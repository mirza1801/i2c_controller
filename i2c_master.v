==> flow/design.v <==
`timescale 1ns / 1ps
module i2c_master (
    input wire clk, rst,                       
    input wire start,                          
    input wire rw,                             
    input wire [6:0] addr,                     
    input wire [7:0] data_in,                  
    output reg [7:0] data_out,                 
    output reg scl,                            
    inout wire sda,                            
    output reg busy,                           
    output reg ack_received,                   
    output reg done                            
);
    parameter CLK_DIV = 250;                   
    parameter BIT_LIMIT = 3;                   
    reg [15:0] clk_cnt;                        
    reg scl_en;                                
    reg [2:0] state;                           
    reg [2:0] bit_cnt;                         
    reg [7:0] shift;                           
    reg data_phase = 0;                        
    reg sda_out = 1;                           
    reg sda_dir = 1;                           
    assign sda = sda_dir ? sda_out : 1'bz;     
    wire sda_in = sda;                         
    parameter IDLE = 0, START = 1, SEND = 2, ACK = 3, READ = 4, STOP = 5, DONE = 6;
    always @(posedge clk or posedge rst) begin
        if (rst) begin
            clk_cnt <= 0;
            scl <= 1;
        end else if (scl_en) begin
            if (clk_cnt == CLK_DIV-1) begin    
                clk_cnt <= 0;
                scl <= ~scl;
            end else begin
                clk_cnt <= clk_cnt + 1;
            end
        end else begin
            scl <= 1;                          
            clk_cnt <= 0;
        end
    end
    always @(posedge clk or posedge rst) begin
        if (rst) begin
            state <= IDLE;
            busy <= 0;
            done <= 0;
            ack_received <= 0;
            data_out <= 0;
            sda_out <= 1;
            sda_dir <= 1;
            scl_en <= 0;
            data_phase <= 0;
        end else begin
            done <= 0;
            case (state)
                IDLE: begin
                    if (start) begin           
                        busy <= 1;
                        scl_en <= 1;           
                        state <= START;
                    end
                end
                START: begin
                    if (scl && clk_cnt == 0) begin  
                        sda_out <= 0;          
                        sda_dir <= 1;
                        shift <= {addr, rw};   
                        bit_cnt <= BIT_LIMIT;  
                        state <= SEND;
                        data_phase <= 0;       
                    end
                end
                SEND: begin
                    if (!scl && clk_cnt == 0) begin  
                        sda_out <= shift[bit_cnt];   
                        if (bit_cnt == 0) begin
                            sda_dir <= 0;      
                            state <= ACK;
                        end else begin
                            bit_cnt <= bit_cnt - 1;
                        end
                    end
                end
                ACK: begin
                    if (scl && clk_cnt == 0) begin   
                        ack_received <= ~sda_in;     
                        sda_dir <= 1;        
                        sda_out <= 0;
                        if (!data_phase && !rw) begin  
                            shift <= data_in;
                            bit_cnt <= BIT_LIMIT;
                            state <= SEND;
                            data_phase <= 1;
                        end else if (rw && !data_phase) begin  
                            bit_cnt <= BIT_LIMIT;
                            state <= READ;
                            data_phase <= 1;
                            sda_dir <= 0;    
                        end else begin
                            state <= STOP;   
                        end
                    end
                end
                READ: begin
                    if (scl && clk_cnt == 0) begin   
                        data_out[bit_cnt] <= sda_in;
                        if (bit_cnt == 0) begin
                            state <= STOP;
                            sda_dir <= 1;
                            sda_out <= 1;  
                        end else begin
                            bit_cnt <= bit_cnt - 1;
                        end
                    end
                end
                STOP: begin
                    if (!scl && clk_cnt == 0) begin  
                        sda_out <= 0;
                        sda_dir <= 1;
                    end
                    if (scl && clk_cnt == 0) begin   
                        sda_out <= 1;
                        scl_en <= 0;                
                        state <= DONE;
                    end
                end
                DONE: begin
                    busy <= 0;
                    done <= 1;
                    state <= IDLE;                  
                end
            endcase
        end
    end
endmodule
==> From RTL to reports: i2c_master <==
The steps from the RTL of i2c_master to its reports follow in flow order.
Lines are those of the file above, counted from 1.
{ "design": {"top": "i2c_master", "clock_port": "clk", "library": "sky130hd", "lib_corner": "tt_025C_1v80"} }

==> Elaborated design <==
Yosys after proc, flatten, opt, wreduce and memory -nomap, before mapping. Memory bits, and registers merged into a memory's read port (data or address), are not among the register bits. Print and check cells are not counted.
{ "word_totals": {"register_bits": 46, "latch_bits": 0, "mem_bits_rw": 0, "rom_bits": 0, "clocked_rd_ports_x_width": 0, "n_memories": 0, "in_bits": 19, "output_inout_bits": 13, "elab_cells": 124} }
{ "op_classes": {"addsub": 3, "multipliers": 0, "n_div": 0, "cmp": 0, "n_eq": 21, "n_shift": 3, "n_mux": 51, "logic": 6, "reduce_and_logical": 27} }
{ "ops": {"columns": ["op", "n"], "rows": [
  ["3-bit two-way mux", 16],
  ["16-bit two-way mux", 2],
  ["8-bit two-way mux", 3],
  ["1-bit two-way mux", 22],
  ["3-bit case mux with 7-bit select", 1],
  ["2-bit inequality test (second input constant)", 10],
  ["16-bit by 1-bit adder with 16-bit output (second input constant)", 1],
  ["16-bit by 8-bit == test with 1-bit output (second input constant)", 1],
  ["16-bit zero test", 1],
  ["8-bit case mux with 2-bit select", 1],
  ["3-bit case mux with 4-bit select", 1],
  ["3-bit == test (second input constant)", 3],
  ["9-bit AND reduction", 1],
  ["1-bit by 4-bit variable shift with 8-bit output", 1],
  ["1-bit by 4-bit variable shift with 8-bit output (first input constant)", 1],
  ["8-bit by 3-bit variable part select with 1-bit output", 1],
  ["8-bit bitwise AND", 1],
  ["8-bit bitwise OR", 1],
  ["8-bit NOT", 1],
  ["8-bit AND reduction", 1],
  ["7-bit AND reduction", 1],
  ["7-bit nonzero test", 1],
  ["2-bit AND reduction", 3],
  ["2-bit nonzero test", 3],
  ["3-bit by 2-bit == test with 1-bit output (second input constant)", 2],
  ["3-bit inequality test (second input constant)", 2],
  ["3-bit zero test", 2],
  ["6-bit AND reduction", 1]
]} }
Not listed: further kinds 16, cells in them 26.

==> Logic depth <==
Yosys ltp: most cells in a row. Word level: on the elaborated netlist, between registers, memories and ports. Mapped: between sequential cells and ports; inverters and the memories' decode and read muxes count.
{ "depth": {"word_depth": 6, "abc_area": 0, "depth_mapped": 9, "mapped_depth_nobuf": 7} }

==> Mapped cells and area <==
Yosys stat after the flow's synthesis: flattened, memories mapped to cells. It holds for the ABC_AREA given above (unset counts as 0); a run with the other value may have another netlist.
Totals and module areas in this step are rounded.
{ "mapped": {"cell_count": 234, "mapped_area_um2": 2570, "seq_area_um2": 1280, "ff_cells": 49, "buf_cells": 8} }
{ "types": {"columns": ["cell", "n", "type_area_um2"], "rows": [
  ["sky130_fd_sc_hd__dfrtp_1", 35, 875.84],
  ["sky130_fd_sc_hd__edfxtp_1", 11, 330.317],
  ["sky130_fd_sc_hd__ha_1", 9, 112.608],
  ["sky130_fd_sc_hd__nor2_1", 28, 105.101],
  ["sky130_fd_sc_hd__mux2_2", 9, 101.347],
  ["sky130_fd_sc_hd__dfstp_2", 3, 78.826],
  ["sky130_fd_sc_hd__xor2_1", 9, 78.826],
  ["sky130_fd_sc_hd__xnor2_1", 8, 70.067],
  ["sky130_fd_sc_hd__nand2_1", 18, 67.565],
  ["sky130_fd_sc_hd__nor4b_4", 2, 47.546],
  ["sky130_fd_sc_hd__mux4_2", 2, 45.043],
  ["sky130_fd_sc_hd__and3_1", 7, 43.792],
  ["sky130_fd_sc_hd__nand4_1", 7, 43.792],
  ["sky130_fd_sc_hd__a21oi_1", 8, 40.038],
  ["sky130_fd_sc_hd__a22o_1", 4, 35.034],
  ["sky130_fd_sc_hd__nand3_1", 7, 35.034],
  ["sky130_fd_sc_hd__o21ai_0", 7, 35.034],
  ["sky130_fd_sc_hd__o2bb2ai_1", 4, 35.034]
]} }
Not listed: further types 29, cells in them 56.

==> Timing after synthesis <==
Path of least setup slack by OpenSTA after synthesis, without wires, with an ideal clock, recovery checks aside; 20% of the period is set as input and as output delay. Where synthesis merged equal registers, the netlist keeps one of their names.
{ "synth_timing": {"path_kind": "flip-flop to flip-flop", "from": "reg clk_cnt[0]", "to": "reg shift[0]", "clock_period_ns": 2.16, "setup_time_ns": 0.395, "t_first_pin_ns": 0.000, "arrival_ns": 1.958, "required_time_ns": 1.765, "path_slack_ns": -0.192, "path_delay_ns": 2.353, "driving_pins": 6, "path_buffers": 0, "period_less_setup_slack_ns": 2.352} }
"path_delay_ns" is the arrival time less input delay plus setup time.
"driving_pins": output pins that drive a net of the path, with the launching flip-flop's if there is one; two outputs of one cell count as two.
"period_less_setup_slack_ns" = period - worst setup slack (recovery checks aside). The figure is calculated, with input and output delays left at 20% of the set period.
Between the ends stands the longest chain of elaborated cells between them, by number of cells; it is not shown to be the way that was timed. Of several equally long chains one is given.
Each line given opens the expression or statement behind the cell; cells for indexed reads and writes are added by Yosys, which also makes memories of some case tables.
At most two assigning lines are given for a register; there are more.
The path ends at the enable pin of a flip-flop; only ways to that pin are counted.
{ "synth_via": {"cell_sequence": "sky130_fd_sc_hd__dfrtp_1 sky130_fd_sc_hd__inv_1 sky130_fd_sc_hd__ha_1 sky130_fd_sc_hd__nor4b_4 sky130_fd_sc_hd__nand4_4 sky130_fd_sc_hd__nor4_1", "elab_chain_len": 4, "cells_between": 5, "classes_between": "eq/ne (2); reduce/logical (3)"} }
{ "synth_lines": {"columns": ["item", "line_no", "text"], "rows": [
  ["from (decl)", 17, "reg [15:0] clk_cnt;"],
  ["from (assign)", 30, "clk_cnt <= 0;"],
  ["from (assign)", 37, "clk_cnt <= clk_cnt + 1;"],
  ["16-bit zero test", 66, "if (scl && clk_cnt == 0) begin"],
  ["1-bit logical AND", 66, null],
  ["2-bit inequality test", null, null],
  ["5-bit AND reduction", null, null],
  ["to (assign)", 69, "shift <= {addr, rw};"],
  ["to (assign)", 92, "shift <= data_in;"],
  ["to (decl)", 21, "reg [7:0] shift;"]
]} }

==> Path in the finished layout <==
From the final timing report of stored run 1: the path of least setup slack in the routed layout; clock arrival at registers is part of the times.
{ "layout_timing": {"path_kind": "flip-flop to flip-flop", "from": "reg clk_cnt[0]", "to": "reg data_out[0]", "clock_period_ns": 2.69, "setup_time_ns": 0.10, "t_first_pin_ns": 0.30, "arrival_ns": 2.34, "required_time_ns": 2.89, "path_slack_ns": 0.55, "driving_pins": 8, "path_buffers": 0} }
Between the ends stands the longest chain of elaborated cells between them, by number of cells; it is not shown to be the way that was timed. Of several equally long chains one is given.
At most two assigning lines are given for a register; there are more.
{ "layout_via": {"cell_sequence": "sky130_fd_sc_hd__dfrtp_1 sky130_fd_sc_hd__inv_1 sky130_fd_sc_hd__ha_1 sky130_fd_sc_hd__nor4b_4 sky130_fd_sc_hd__nand4_4 sky130_fd_sc_hd__nor4b_4 sky130_fd_sc_hd__nand3_2 sky130_fd_sc_hd__mux2_4", "elab_chain_len": 3, "cells_between": 3, "classes_between": "reduce/logical (3)"} }
{ "layout_lines": {"columns": ["item", "line_no", "text"], "rows": [
  ["from (decl)", 17, "reg [15:0] clk_cnt;"],
  ["from (assign)", 30, "clk_cnt <= 0;"],
  ["from (assign)", 37, "clk_cnt <= clk_cnt + 1;"],
  ["16-bit zero test", 107, "if (scl && clk_cnt == 0) begin"],
  ["1-bit logical AND", 107, null],
  ["2-bit AND reduction", null, null],
  ["to (assign)", 50, "data_out <= 0;"],
  ["to (assign)", 108, "data_out[bit_cnt] <= sda_in;"],
  ["to (decl)", 8, "output reg [7:0] data_out,"]
]} }

Ticket comment

2 stored runs of i2c_master in the flow (synthesis by Yosys, layout by OpenROAD, sky130hd cells), in arbitrary order. Constraints: input delay and output delay 20% of the set period each, output load 0.01 pF.
"achieved_clock_period_ns" = clock period - worst setup slack. The figure is calculated, with input and output delays left at 20% of the set period.
"worst_path_ns" means the part of the period allowed to the worst setup path (the constraints hold back 20% at inputs and 20% at outputs) less its slack; where the path has registers, the arrival times of their clocks count too.
"totalPower_mw": no workload was simulated; the value follows from the tool's default switching activity.
The results are shown rounded.
[
  {
    "run": "stored run 1",
    "settings": { "period_ns": 2.69, "SETUP_SLACK_MARGIN": 0.28, "CAP_MARGIN": 20, "CORE_MARGIN": 2, "CORE_UTILIZATION": 40, "SLEW_MARGIN": 20 },
    "results": { "yosys.chip_area_um2": 2570, "dieArea_um2": 7070, "final_stdcell_area_um2": 3080, "fin_util_frac": 0.491, "worstSetupSlack_ns": 0.550, "fin_tns_ns": 0.000, "holdWs_ns": 0.331, "totalPower_mw": 2.30, "achieved_clock_period_ns": 2.140, "worst_path_ns": 2.14, "critical_path_type": "flip-flop to flip-flop" }
  },
  {
    "run": "stored run 2",
    "settings": { "period_ns": 4.67, "CORE_UTILIZATION": 18, "SETUP_SLACK_MARGIN": 0.65, "PLACE_DENSITY_LB_ADDON": 0.2, "CELL_PAD_IN_SITES_DETAIL_PLACEMENT": 2, "TNS_END_PERCENT": 70, "GPL_ROUTABILITY_DRIVEN": 0, "CTS_CLUSTER_DIAMETER": 47, "SLEW_MARGIN": 40, "CAP_MARGIN": 20, "CORE_MARGIN": 2 },
    "results": { "yosys.chip_area_um2": 2570, "dieArea_um2": 15200, "final_stdcell_area_um2": 3210, "fin_util_frac": 0.231, "worstSetupSlack_ns": 2.14, "fin_tns_ns": 0.000, "holdWs_ns": 0.441, "totalPower_mw": 1.40, "achieved_clock_period_ns": 2.533, "worst_path_ns": 2.53, "critical_path_type": "flip-flop to flip-flop" }
  }
]
